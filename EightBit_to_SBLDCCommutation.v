==> flow/design.v <==
module CommutationControl(
	input clk,
	input [2:0]UI, 
	input [2:0]HS,  
	output [5:0]PT  
);
	wire Aw,Bw,Cw,Dw,Ew,Fw;
	reg [1:0] Ar,Br,Cr,Dr,Er,Fr;  
	assign Aw = ~HS[0]&HS[2]&~UI[0]&UI[2] | ~HS[1]&HS[2]&~UI[0]&UI[1] | ~HS[0]&HS[1]&~UI[0]&UI[1]&UI[2] | HS[0]&~HS[1]&~UI[0]&UI[1]&UI[2] | HS[0]&~HS[2]&~UI[0]&UI[1]&UI[2] | HS[1]&~HS[2]&~UI[0]&UI[1]&UI[2];
	assign Bw = HS[1]&~HS[2]&UI[0]&~UI[1]&~UI[2] | ~HS[1]&HS[2]&UI[0]&~UI[1]&~UI[2] | HS[0]&~HS[2]&UI[0]&~UI[1]&~UI[2] | HS[0]&~HS[2]&~UI[0]&~UI[1]&UI[2] | ~HS[0]&HS[2]&UI[0]&~UI[1]&~UI[2] | ~HS[0]&HS[1]&UI[0]&~UI[1]&~UI[2] | HS[1]&~HS[2]&~UI[0]&UI[1]&~UI[2] | HS[0]&~HS[1]&UI[0]&~UI[1]&~UI[2];
	assign Cw = HS[0]&~HS[1]&~UI[0]&UI[1]&UI[2] | ~HS[1]&HS[2]&~UI[0]&UI[1]&UI[2] | ~HS[0]&HS[1]&~UI[0]&UI[1]&UI[2] | HS[1]&~HS[2]&~UI[0]&UI[2] | HS[0]&~HS[2]&~UI[0]&UI[1] | ~HS[0]&HS[2]&~UI[0]&UI[1]&UI[2];
	assign Dw = ~HS[0]&HS[1]&UI[0]&~UI[1]&~UI[2] | HS[0]&~HS[1]&UI[0]&~UI[1]&~UI[2] | ~HS[0]&HS[2]&UI[0]&~UI[1]&~UI[2] | ~HS[1]&HS[2]&~UI[0]&~UI[1]&UI[2] | ~HS[1]&HS[2]&UI[0]&~UI[1]&~UI[2] | HS[1]&~HS[2]&UI[0]&~UI[1]&~UI[2] | ~HS[0]&HS[2]&~UI[0]&UI[1]&~UI[2] | HS[0]&~HS[2]&UI[0]&~UI[1]&~UI[2];
	assign Ew = ~HS[0]&HS[2]&~UI[0]&UI[1]&UI[2] | HS[0]&~HS[2]&~UI[0]&UI[1]&UI[2] | HS[0]&~HS[1]&~UI[0]&UI[2] | ~HS[1]&HS[2]&~UI[0]&UI[1]&UI[2] | HS[1]&~HS[2]&~UI[0]&UI[1]&UI[2] | ~HS[0]&HS[1]&~UI[0]&UI[1];
	assign Fw = HS[0]&~HS[1]&~UI[0]&UI[1]&~UI[2] | HS[0]&~HS[1]&UI[0]&~UI[1]&~UI[2] | ~HS[0]&HS[1]&~UI[0]&~UI[1]&UI[2] | HS[0]&~HS[2]&UI[0]&~UI[1]&~UI[2] | ~HS[0]&HS[1]&UI[0]&~UI[1]&~UI[2] | ~HS[1]&HS[2]&UI[0]&~UI[1]&~UI[2] | ~HS[0]&HS[2]&UI[0]&~UI[1]&~UI[2] | HS[1]&~HS[2]&UI[0]&~UI[1]&~UI[2];
	always@(posedge clk)begin 
		Ar[0] <= Aw&~Br[1];
		Ar[1] <= Ar[0];  
		Br[0] <= Bw&~Ar[1];  
		Br[1] <= Br[0];
		Cr[0] <= Cw&~Dr[1];
		Cr[1] <= Cr[0];
		Dr[0] <= Dw&~Cr[1];
		Dr[1] <= Dr[0];
		Er[0] <= Ew&~Fr[1];
		Er[1] <= Er[0];
		Fr[0] <= Fw&~Er[1];
		Fr[1] <= Fr[0];		
	end
	assign PT = {Ar[1],Br[1],Cr[1],Dr[1],Er[1],Fr[1]};
endmodule
module Diverging8bit(
	input [7:0] In,  
	input clk,
	output [11:0]CCin  
);
	assign CCin[0]= In[0]&In[1]&In[2]&In[3];
	assign CCin[3] = In[0]&In[1]&In[2]&In[3];
	assign CCin[1] = In[0]&~In[2] | In[0]&~In[3] | In[0]&~In[1];
	assign CCin[2] = In[1]&~In[3] | ~In[0]&In[1] | In[1]&~In[2];
	assign CCin[4] = In[2]&~In[3] | ~In[1]&In[2] | ~In[0]&In[2];
	assign CCin[5] = ~In[0]&In[3] | ~In[1]&In[3] | ~In[2]&In[3];
	assign CCin[6] = In[4]&In[5]&In[6]&In[7];
	assign CCin[9] = In[4]&In[5]&In[6]&In[7];
	assign CCin[7] = In[4]&~In[6] | In[4]&~In[7] | In[4]&~In[5];
	assign CCin[8] = In[5]&~In[7] | In[5]&~In[6] | ~In[4]&In[5];
	assign CCin[10] = In[6]&~In[7] | ~In[4]&In[6] | ~In[5]&In[6];
	assign CCin[11] = ~In[6]&In[7] | ~In[4]&In[7] | ~In[5]&In[7];
endmodule
module EightBit_to_SBLDCCommutation(
	input [7:0]In,  
	input clk,
	input [2:0]HS1,HS2,HS3,HS4,  
	output [23:0]PT  
);
	wire [11:0] CCinw;
	Diverging8bit Diverging8bitInst(.In(In), .clk(clk), .CCin(CCinw));
	CommutationControl CommutationControlInst1(.clk(clk), .UI(CCinw[2:0]), .HS(HS1[2:0]), .PT(PT[5:0]));
	CommutationControl CommutationControlInst2(.clk(clk), .UI(CCinw[5:3]), .HS(HS2[2:0]), .PT(PT[11:6]));
	CommutationControl CommutationControlInst3(.clk(clk), .UI(CCinw[8:6]), .HS(HS3[2:0]), .PT(PT[17:12]));
	CommutationControl CommutationControlInst4(.clk(clk), .UI(CCinw[11:9]), .HS(HS4[2:0]), .PT(PT[23:18]));
endmodule
* Step by step through the tools: EightBit_to_SBLDCCommutation
What the tools print for EightBit_to_SBLDCCommutation, step after step.
Line numbers count from 1 in the design file above.
Operators: Yosys type, input widths -> output width; for muxes data width and select width s.
A cell with n/a has no value.
- Top module :: EightBit_to_SBLDCCommutation
- Clock input :: clk
- Standard-cell library :: sky130hd
- Timing corner :: tt_025C_1v80

* Elaborated design
Yosys after proc, flatten, opt, wreduce and memory -nomap, before mapping. Enables and synchronous resets that opt folds into registers are not counted as muxes. Memory bits, and registers merged into a memory's read port (data or address), are not among the register bits. Print and check cells are not counted. Equal cells are merged and count once.
- Flip-flop bits (word level) :: 48
- Latch bits :: 0
- Bits of input ports :: 21
- Cells after elaboration :: 508
- Memory bits (read-only) :: 0
- Output and inout bits :: 24
- Word width x clocked read ports :: 0
- Bits in writable memories :: 0
- Memories kept :: 0
- Order comparisons :: 0
- Bitwise operators :: 484
- Multipliers :: 0
- $add $sub $neg :: 0
- Muxes and demuxes :: 0
- Shift operators :: 0
- Reductions and logical operators :: 0
- Div/mod/pow operators :: 0
- Equal/unequal tests :: 0
** Operators with widths (count)
- $and 1x1->1 :: 270
- $or 1x1->1 :: 160
- $not 1->1 :: 54

* Logic depth
Longest topological path by Yosys (ltp), each cell counted once; first at word level (registers and memories cut), then after technology mapping (sequential cells cut; the memories' decode and read muxes count).
- Word-level depth :: 15
- ABC_AREA :: 0
- Mapped depth :: 6
- Mapped depth without buffers :: 4

* Mapped cells and area
Source: synth_stat.txt of the flow (Yosys; design flattened, memories mapped). It holds for the ABC_AREA given above (unset counts as 0); a run with the other value may have another netlist.
- Flip-flops :: 48
- Sequential area :: 960.9 sq um
- Cell count :: 267
- Chip area (Yosys) :: 2302.2 sq um
- Buffers :: 46
** Cell types
- sky130_fd_sc_hd__dfxtp_1 :: count 48, total area 960.922 sq um
- sky130_fd_sc_hd__buf_4 :: count 25, total area 187.68 sq um
- sky130_fd_sc_hd__a21oi_1 :: count 16, total area 80.077 sq um
- sky130_fd_sc_hd__nand2_1 :: count 21, total area 78.826 sq um
- sky130_fd_sc_hd__nor2_1 :: count 19, total area 71.318 sq um
- sky130_fd_sc_hd__buf_2 :: count 13, total area 65.062 sq um
- sky130_fd_sc_hd__nand2b_1 :: count 10, total area 62.56 sq um
- sky130_fd_sc_hd__nand3_1 :: count 11, total area 55.053 sq um
- sky130_fd_sc_hd__o21ai_0 :: count 9, total area 45.043 sq um
- sky130_fd_sc_hd__a221oi_1 :: count 5, total area 43.792 sq um
- sky130_fd_sc_hd__a31oi_1 :: count 7, total area 43.792 sq um
- sky130_fd_sc_hd__nand4_1 :: count 5, total area 31.28 sq um
- sky130_fd_sc_hd__inv_1 :: count 8, total area 30.029 sq um
- sky130_fd_sc_hd__mux2i_1 :: count 3, total area 30.029 sq um
- sky130_fd_sc_hd__buf_6 :: count 2, total area 22.522 sq um
- sky130_fd_sc_hd__clkbuf_1 :: count 6, total area 22.522 sq um
- sky130_fd_sc_hd__mux2_2 :: count 2, total area 22.522 sq um
- sky130_fd_sc_hd__nand3b_1 :: count 3, total area 22.522 sq um
Not listed: further types 34, cells in them 54.
By module: a second synthesis without flattening, with its own total; a netlist apart from the flattened one above.
- Cell total of the unflattened synthesis :: 240
- Area total of the unflattened synthesis :: 2367.3 sq um
Rows give one instance, submodules left out.
** By module
- CommutationControl :: cells 55, instances 4, area 564.3 sq um, sequential area 240.2 sq um
- Diverging8bit :: cells 20, instances 1, area 110.1 sq um, sequential area 0.0 sq um
- EightBit_to_SBLDCCommutation :: cells 0, instances 1, area 0.0 sq um, sequential area 0.0 sq um

* Path before layout
Path of least setup slack by OpenSTA after synthesis, without wires, with an ideal clock, recovery checks aside; 20% of the period is set as input and as output delay. Where synthesis merged equal registers, the netlist keeps one of their names.
- Kind :: input -> register
- Start point :: input HS4[2]
- End point :: register CommutationControlInst4.Br[0]
- Required time :: 1.102 ns
- Data arrival time :: 1.098 ns
- External input delay :: 0.246 ns
- Path slack :: 0.004 ns
- Setup time :: 0.128 ns
- Launch time at the first pin :: 0.246 ns
- Path buffers :: 1
- Delay of the path :: 0.980 ns
- Clock period :: 1.23 ns
- Stages on the path :: 4
- Synthesis period reached :: 1.226 ns
"delay of the path" = arrival - input delay + setup time.
"stages on the path": output pins that drive a net of the path, with the launching flip-flop's if there is one; two outputs of one cell count as two.
"synthesis period reached" is the clock period less the worst setup slack; recovery checks do not enter. This is arithmetic on one report: input and output delays are still those of the set period (20% each).
Between the ends stands the longest chain of elaborated cells between them, by number of cells; it is not shown to be the way that was timed. Of several equally long chains one is given.
Each line given opens the expression or statement behind the cell; cells for indexed reads and writes are added by Yosys, which also makes memories of some case tables.
- Cells stage by stage :: sky130_fd_sc_hd__buf_6 sky130_fd_sc_hd__or3_1 sky130_fd_sc_hd__a222oi_1 sky130_fd_sc_hd__nor4b_1
- Length of the longest elaborated chain :: 13
- Elaborated cells on any way between the ends :: 31
- Classes of those cells :: 31 x logic
** Ends and longest elaborated chain, post-synthesis
- start: declaration :: line 52 : input [2:0]HS1,HS2,HS3,HS4,
- $not 1->1 :: line 10 : assign Bw = HS[1]&~HS[2]&UI[0]&~UI[1]&~UI[2] | ~HS[1]&HS[2]&UI[0]&~UI[1]&~UI[2] | HS[0]&~HS[2]&UI[0]&~UI[1]&~U ...
- $and 1x1->1 x4 :: line 10
- $or 1x1->1 x7 :: line 10
- $and 1x1->1 :: line 18 : Br[0] <= Bw&~Ar[1];
- end: assignment :: line 18
- end: declaration :: line 8 : reg [1:0] Ar,Br,Cr,Dr,Er,Fr;

* Timing after layout
Path of least setup slack in the final report of run A (OpenROAD, finished layout, wires in). Where an end is a register, its clock arrival counts in the times.
- Kind :: register -> output
- Start point :: register CommutationControlInst3.Cr[1]
- End point :: output PT[15]
- Required time :: 0.74 ns
- Data arrival time :: 0.74 ns
- Path buffers :: 1
- External output delay :: 0.18 ns
- Stages on the path :: 2
- Launch time at the first pin :: 0.29 ns
- Path slack :: -0.01 ns
- Clock period :: 0.921 ns
- Cells stage by stage :: sky130_fd_sc_hd__dfxtp_2 sky130_fd_sc_hd__buf_6
- Length of the longest elaborated chain :: 0
- Elaborated cells on any way between the ends :: 0
- Source lines of those cells :: 0
** Ends and longest elaborated chain, post-layout
- start: declaration :: line 8 : reg [1:0] Ar,Br,Cr,Dr,Er,Fr;
- start: assignment :: line 21 : Cr[1] <= Cr[0];
- end: declaration :: line 53 : output [23:0]PT

Wiki page: EightBit_to_SBLDCCommutation / flow data

Settings and measured results of 2 stored flow runs for module EightBit_to_SBLDCCommutation (sky130hd), not sorted in any way. The constraints put input and output delay at 20% of the set period each and load the outputs with 0.01 pF.
"period achieved" means the clock period less the worst setup slack. The figure is calculated, with input and output delays left at 20% of the set period.
"critical path time" means the part of the period allowed to the worst setup path (the constraints hold back 20% at inputs and 20% at outputs) less its slack; where the path has registers, the arrival times of their clocks count too.
"overall power" is the tool's figure for a default switching activity; nothing was simulated.

** Run A
- Settings :: period_ns=0.921; CORE_UTILIZATION=43; PLACE_DENSITY_LB_ADDON=0.08; HOLD_SLACK_MARGIN=0.26; CELL_PAD_IN_SITES_GLOBAL_PLACEMENT=1; CELL_PAD_IN_SITES_DETAIL_PLACEMENT=0; GPL_TIMING_DRIVEN=1; CTS_CLUSTER_DIAMETER=349; MAX_ROUTING_LAYER=met5; CAP_MARGIN=20; CORE_MARGIN=2; SLEW_MARGIN=20
- Cell area after synthesis :: 2,302.2 sq um
- Die area :: 5,955.2 sq um
- Standard-cell area after routing :: 3,324.4 sq um
- Utilization of the finished layout :: 64.7%
- Worst setup slack after layout :: -0.008 ns
- Final setup TNS :: -0.012 ns
- Worst hold slack in the final report :: 0.238 ns
- Overall power :: 4,949 uW
- Period achieved :: 0.929 ns
- Critical path time :: 0.74 ns
- Critical path kind :: register -> output

** Run B
- Settings :: period_ns=1.08; CORE_UTILIZATION=60; SETUP_SLACK_MARGIN=0.03; PLACE_DENSITY=0.54; CORE_ASPECT_RATIO=0.8; CELL_PAD_IN_SITES_DETAIL_PLACEMENT=2; ABC_AREA=1; CAP_MARGIN=20; CORE_MARGIN=2; SLEW_MARGIN=20
- Outcome :: incomplete, placement halted on DPL-0033
